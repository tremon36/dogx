==> flow/design.v <==
`timescale 1ns/1ps
module alpha_block (
    input wire clk,
    input wire reset,
    input wire [8:0] hdr_current_value,
    input wire [8:0] threshold_high,
    input wire [8:0] threshold_low,
    input wire [4:0] timeout_mask,
    output wire alpha
);
  logic [8:0] hdr_absolute_value;
  logic alpha_l;
  assign alpha = alpha_l;
  always_comb begin
    if ($signed(hdr_current_value) < 0) begin
        hdr_absolute_value = -hdr_current_value;
    end else begin
        hdr_absolute_value = hdr_current_value;
    end
  end
  logic[4:0] timeout_current_value;
  enum logic [1:0] {
    HSNR_MODE,
    HDR_MODE_ABOVE_TH,
    HDR_MODE_UNDER_TH
  } current_state,next_state;
  always_ff @(posedge clk or negedge reset) begin
    if(!reset) begin
        current_state <= HSNR_MODE;
        timeout_current_value <= 0;
    end else begin
        current_state <= next_state;
        unique case (current_state)
        HSNR_MODE : begin
            timeout_current_value <= 5'b0;
        end
        HDR_MODE_ABOVE_TH: begin
            timeout_current_value <= 5'b0;
        end
        HDR_MODE_UNDER_TH: begin
            timeout_current_value <= timeout_current_value + 1;
        end
        endcase
    end
  end
  logic above_threshold;
  logic below_threshold;
  always_comb begin
    above_threshold = $unsigned(hdr_absolute_value) > $unsigned(threshold_high);
    below_threshold = $unsigned(hdr_absolute_value) < $unsigned(threshold_low);
    unique case (current_state)
        HSNR_MODE : begin
            alpha_l = 1'b0;
            if(above_threshold) begin
                next_state = HDR_MODE_ABOVE_TH;
            end else begin
                next_state = HSNR_MODE;
            end
        end
        HDR_MODE_UNDER_TH : begin
            alpha_l = 1'b1;
            if(above_threshold) begin
                next_state = HDR_MODE_ABOVE_TH;
            end else begin
                if(|(timeout_current_value & timeout_mask)) begin
                    next_state = HSNR_MODE;
                end else begin
                    next_state = HDR_MODE_UNDER_TH;
                end
            end
        end
        HDR_MODE_ABOVE_TH: begin
            alpha_l = 1'b1;
            if(below_threshold) begin
                next_state = HDR_MODE_UNDER_TH;
            end else begin
                next_state = HDR_MODE_ABOVE_TH;
            end
        end
    endcase
  end
endmodule
Reports on alpha_block
The steps from the RTL of alpha_block to its reports follow in flow order.
Lines are those of the file above, counted from 1.
Operators carry their Yosys type and port widths (W data, S select, Z words).
Cell names lack the library's common part.
{"block": "setup", "top_module": "alpha_block", "clock_port": "clk", "lib": "sky130hd", "pvt_corner": "tt_025C_1v80"}

After elaboration
Yosys after proc, flatten, opt, wreduce and memory -nomap, before mapping. Memory bits, and registers merged into a memory's read port (data or address), are not among the register bits. Print and check cells are not counted. Equal cells are merged and count once.
{"block": "classes", "mux": 8, "reduce_logical": 5, "equal": 2, "cmp": 3, "logic": 1, "n_addsub": 2}
{"block": "op_table", "operator": "$pmux W5 S2", "count": 1}
{"block": "op_table", "operator": "$lt A9 B1 Y1 const B", "count": 1}
{"block": "op_table", "operator": "$gt A9 B9 Y1", "count": 1}
{"block": "op_table", "operator": "$lt A9 B9 Y1", "count": 1}
{"block": "op_table", "operator": "$neg A9 Y9", "count": 1}
{"block": "op_table", "operator": "$mux W9", "count": 1}
{"block": "op_table", "operator": "$pmux W2 S3", "count": 1}
{"block": "op_table", "operator": "$mux W2", "count": 3}
{"block": "op_table", "operator": "$add A5 B1 Y5 const B", "count": 1}
{"block": "op_table", "operator": "$and A5 B5 Y5", "count": 1}
{"block": "op_table", "operator": "$reduce_or A5 Y1", "count": 1}
{"block": "op_table", "operator": "$reduce_or A2 Y1", "count": 2}
{"block": "op_table", "operator": "$eq A2 B1 Y1 const B", "count": 1}
{"block": "op_table", "operator": "$eq A2 B2 Y1 const B", "count": 1}
{"block": "op_table", "operator": "$logic_not A2 Y1", "count": 1}
{"block": "op_table", "operator": "$reduce_bool A2 Y1", "count": 1}
{"block": "op_table", "operator": "$pmux W1 S2", "count": 1}
{"block": "op_table", "operator": "$mux W1", "count": 1}
{"block": "word_totals", "output_inout_bits": 1, "word_cells": 23, "register_bits": 7, "input_bits": 34}

Longest topological paths
Longest topological path by Yosys (ltp), each cell counted once; first at word level (registers and memories cut), then after technology mapping (sequential cells cut; the memories' decode and read muxes count).
{"block": "logic_depth", "depth_word": 5, "abc_area": 0, "mapped_depth": 11, "depth_no_buf": 11}

After synthesis
The flow's flattened synthesis, as Yosys stat reports it; memories are mapped. The netlist is that of the ABC_AREA named above (0 if unset); the other value can give another one.
{"block": "by_type", "cell_type": "ha_1", "count": 19, "area_total_um2": 237.728}
{"block": "by_type", "cell_type": "dfrtp_1", "count": 7, "area_total_um2": 175.168}
{"block": "by_type", "cell_type": "inv_1", "count": 21, "area_total_um2": 78.826}
{"block": "by_type", "cell_type": "xnor2_1", "count": 7, "area_total_um2": 61.309}
{"block": "by_type", "cell_type": "nand2_1", "count": 12, "area_total_um2": 45.043}
{"block": "by_type", "cell_type": "a21oi_1", "count": 7, "area_total_um2": 35.034}
{"block": "by_type", "cell_type": "o21ai_0", "count": 6, "area_total_um2": 30.029}
{"block": "by_type", "cell_type": "dfstp_2", "count": 1, "area_total_um2": 26.275}
{"block": "by_type", "cell_type": "o31ai_4", "count": 1, "area_total_um2": 21.27}
{"block": "by_type", "cell_type": "nand3_1", "count": 4, "area_total_um2": 20.019}
{"block": "by_type", "cell_type": "a22o_1", "count": 2, "area_total_um2": 17.517}
{"block": "by_type", "cell_type": "o32ai_2", "count": 1, "area_total_um2": 16.266}
{"block": "by_type", "cell_type": "a211oi_1", "count": 2, "area_total_um2": 15.014}
{"block": "by_type", "cell_type": "a21boi_1", "count": 2, "area_total_um2": 15.014}
{"block": "by_type", "cell_type": "nor2_1", "count": 4, "area_total_um2": 15.014}
{"block": "by_type", "cell_type": "nor2b_4", "count": 1, "area_total_um2": 13.763}
{"block": "by_type", "cell_type": "nand2b_1", "count": 2, "area_total_um2": 12.512}
{"block": "by_type", "cell_type": "nor4_2", "count": 1, "area_total_um2": 12.512}
Not listed: further types 18, cells in them 20.
{"block": "synth_totals", "buffers": 1, "seq_area_um2": 201.4, "synth_area_um2": 997.2, "ff_cells": 8, "mapped_cells": 120}

Path before layout
Source: OpenSTA report_checks on the synthesized netlist (no wires, ideal clock, input and output delay 20% of the period each), path of least setup slack; recovery checks are left aside. Register names are those of the netlist, which keeps one name where synthesis merged equal registers.
{"block": "synth_path", "path_type": "input -> register", "startpoint": "in hdr_current_value[6]", "endpoint": "reg current_state", "path_slack_ps": -128, "t_first_pin_ps": 424, "tclk_ps": 2120, "arrival_time_ps": 2152, "path_delay_ps": 1823, "path_buffers": 0, "setup_ps": 95, "required_time_ps": 2025, "stages": 9, "in_delay_ps": 424, "period_less_setup_slack_ps": 2248}
"path_delay_ps" is the arrival time less input delay plus setup time.
"stages" counts driving pins, that of a launching flip-flop among them; a cell with two outputs on the path counts twice.
"period_less_setup_slack_ps" = period - worst setup slack (recovery checks aside). The figure is calculated, with input and output delays left at 20% of the set period.
An end named without its bit number is one bit of that signal or, where synthesis recoded a state register, one of its new flip-flops.
{"block": "synth_via", "path_cell_list": "or4_4 o21ai_2 xnor2_1 ha_1 nand2_1 nor2_1 nand3_1 a21boi_1 o32ai_2"}
{"block": "synth_rtl", "item": "start, declared", "line_no": 5, "text": "input wire [8:0] hdr_current_value,"}
{"block": "synth_rtl", "item": "end, assigned", "line_no": 29, "text": "current_state <= HSNR_MODE;"}
{"block": "synth_rtl", "item": "end, assigned", "line_no": 32, "text": "current_state <= next_state;"}
{"block": "synth_rtl", "item": "end, declared", "line_no": 26, "text": "} current_state,next_state;"}
No chain of elaborated cells between the ends is given.

Worst path after layout
Path of least setup slack in the final report of record 1 (OpenROAD, finished layout, wires in). Where an end is a register, its clock arrival counts in the times.
The path's times are printed in steps of 10 ps; the period is the one set.
{"block": "layout_path", "path_type": "input -> register", "startpoint": "in hdr_current_value[4]", "endpoint": "reg current_state", "tclk_ps": 3800, "path_slack_ps": 730, "stages": 9, "in_delay_ps": 760, "t_first_pin_ps": 760, "required_time_ps": 3960, "path_buffers": 1, "arrival_time_ps": 3230, "setup_ps": 90}
An end named without its bit number is one bit of that signal or, where synthesis recoded a state register, one of its new flip-flops.
{"block": "layout_via", "path_cell_list": "clkdlybuf4s50_1 or4_4 nor4_2 ha_1 nand2_1 nor2_1 a211oi_1 a21boi_1 o32ai_2"}
{"block": "layout_rtl", "item": "start, declared", "line_no": 5, "text": "input wire [8:0] hdr_current_value,"}
{"block": "layout_rtl", "item": "end, assigned", "line_no": 29, "text": "current_state <= HSNR_MODE;"}
{"block": "layout_rtl", "item": "end, assigned", "line_no": 32, "text": "current_state <= next_state;"}
{"block": "layout_rtl", "item": "end, declared", "line_no": 26, "text": "} current_state,next_state;"}
No chain of elaborated cells between the ends is given.

Ticket comment

Settings and measured results of 2 stored flow runs for module alpha_block (sky130hd), not sorted in any way. The constraints put input and output delay at 20% of the set period each and load the outputs with 0.01 pF.
By "achieved_period_ps" is meant the clock period of the run minus its worst setup slack. This is arithmetic on one report: input and output delays are still those of the set period (20% each).
"design_power_uw": no workload was simulated; the value follows from the tool's default switching activity.

Record 1
==> flow/run.sh <==
#!/bin/bash
# the make line also repeats the synthesis and layout settings of config.mk as NAME=value (left out here)
make -C /OpenROAD-flow-scripts/flow DESIGN_CONFIG=/design/flow/config.mk WORK_HOME=/design/flow/orfs CLKGATE_MAP_FILE= finish
==> flow/config.mk <==
export PLATFORM = sky130hd
export DESIGN_NAME = alpha_block
export DESIGN_NICKNAME = alpha_block
export VERILOG_FILES = /design/flow/design.v
export SDC_FILE = /design/flow/constraint.sdc
export NUM_CORES = 4
export LEC_CHECK = 0
export CAP_MARGIN = 20
export CORE_MARGIN = 2
export CORE_UTILIZATION = 40
export SLEW_MARGIN = 20
==> flow/constraint.sdc <==
create_clock -name core_clock -period 3.8 [get_ports {clk}]
set_input_delay 0.7600 -clock core_clock [delete_from_list [all_inputs] [get_ports {clk}]]
set_output_delay 0.7600 -clock core_clock [all_outputs]
set_load 0.01 [all_outputs]

==> results of record 1, as JSON <==
{
  "die_area_um2": 2908.4,
  "achieved_period_ps": 3070,
  "fin_util_pct": 58.0,
  "setup_worst_slack_ps": 730,
  "design_power_uw": 447.3,
  "synthArea_um2": 997.2,
  "fin_tns_ps": 0
}

Record 2
==> flow/run.sh <==
#!/bin/bash
# the make line also repeats the synthesis and layout settings of config.mk as NAME=value (left out here)
make -C /OpenROAD-flow-scripts/flow DESIGN_CONFIG=/design/flow/config.mk WORK_HOME=/design/flow/orfs CLKGATE_MAP_FILE= finish
==> flow/config.mk <==
export PLATFORM = sky130hd
export DESIGN_NAME = alpha_block
export DESIGN_NICKNAME = alpha_block
export VERILOG_FILES = /design/flow/design.v
export SDC_FILE = /design/flow/constraint.sdc
export NUM_CORES = 4
export LEC_CHECK = 0
export CAP_MARGIN = 15
export CELL_PAD_IN_SITES_GLOBAL_PLACEMENT = 0
export CORE_ASPECT_RATIO = 0.53
export CORE_MARGIN = 3
export CORE_UTILIZATION = 18
export PLACE_DENSITY_LB_ADDON = 0.11
export SETUP_SLACK_MARGIN = -0.08
export SLEW_MARGIN = 20
==> flow/constraint.sdc <==
create_clock -name core_clock -period 1.55 [get_ports {clk}]
set_input_delay 0.3100 -clock core_clock [delete_from_list [all_inputs] [get_ports {clk}]]
set_output_delay 0.3100 -clock core_clock [all_outputs]
set_load 0.01 [all_outputs]

==> results of record 2, as JSON <==
{
  "design_power_uw": 1296,
  "synthArea_um2": 997.2,
  "die_area_um2": 6514.4,
  "setup_worst_slack_ps": -494,
  "fin_util_pct": 33.2,
  "fin_tns_ps": -1397,
  "achieved_period_ps": 2044
}
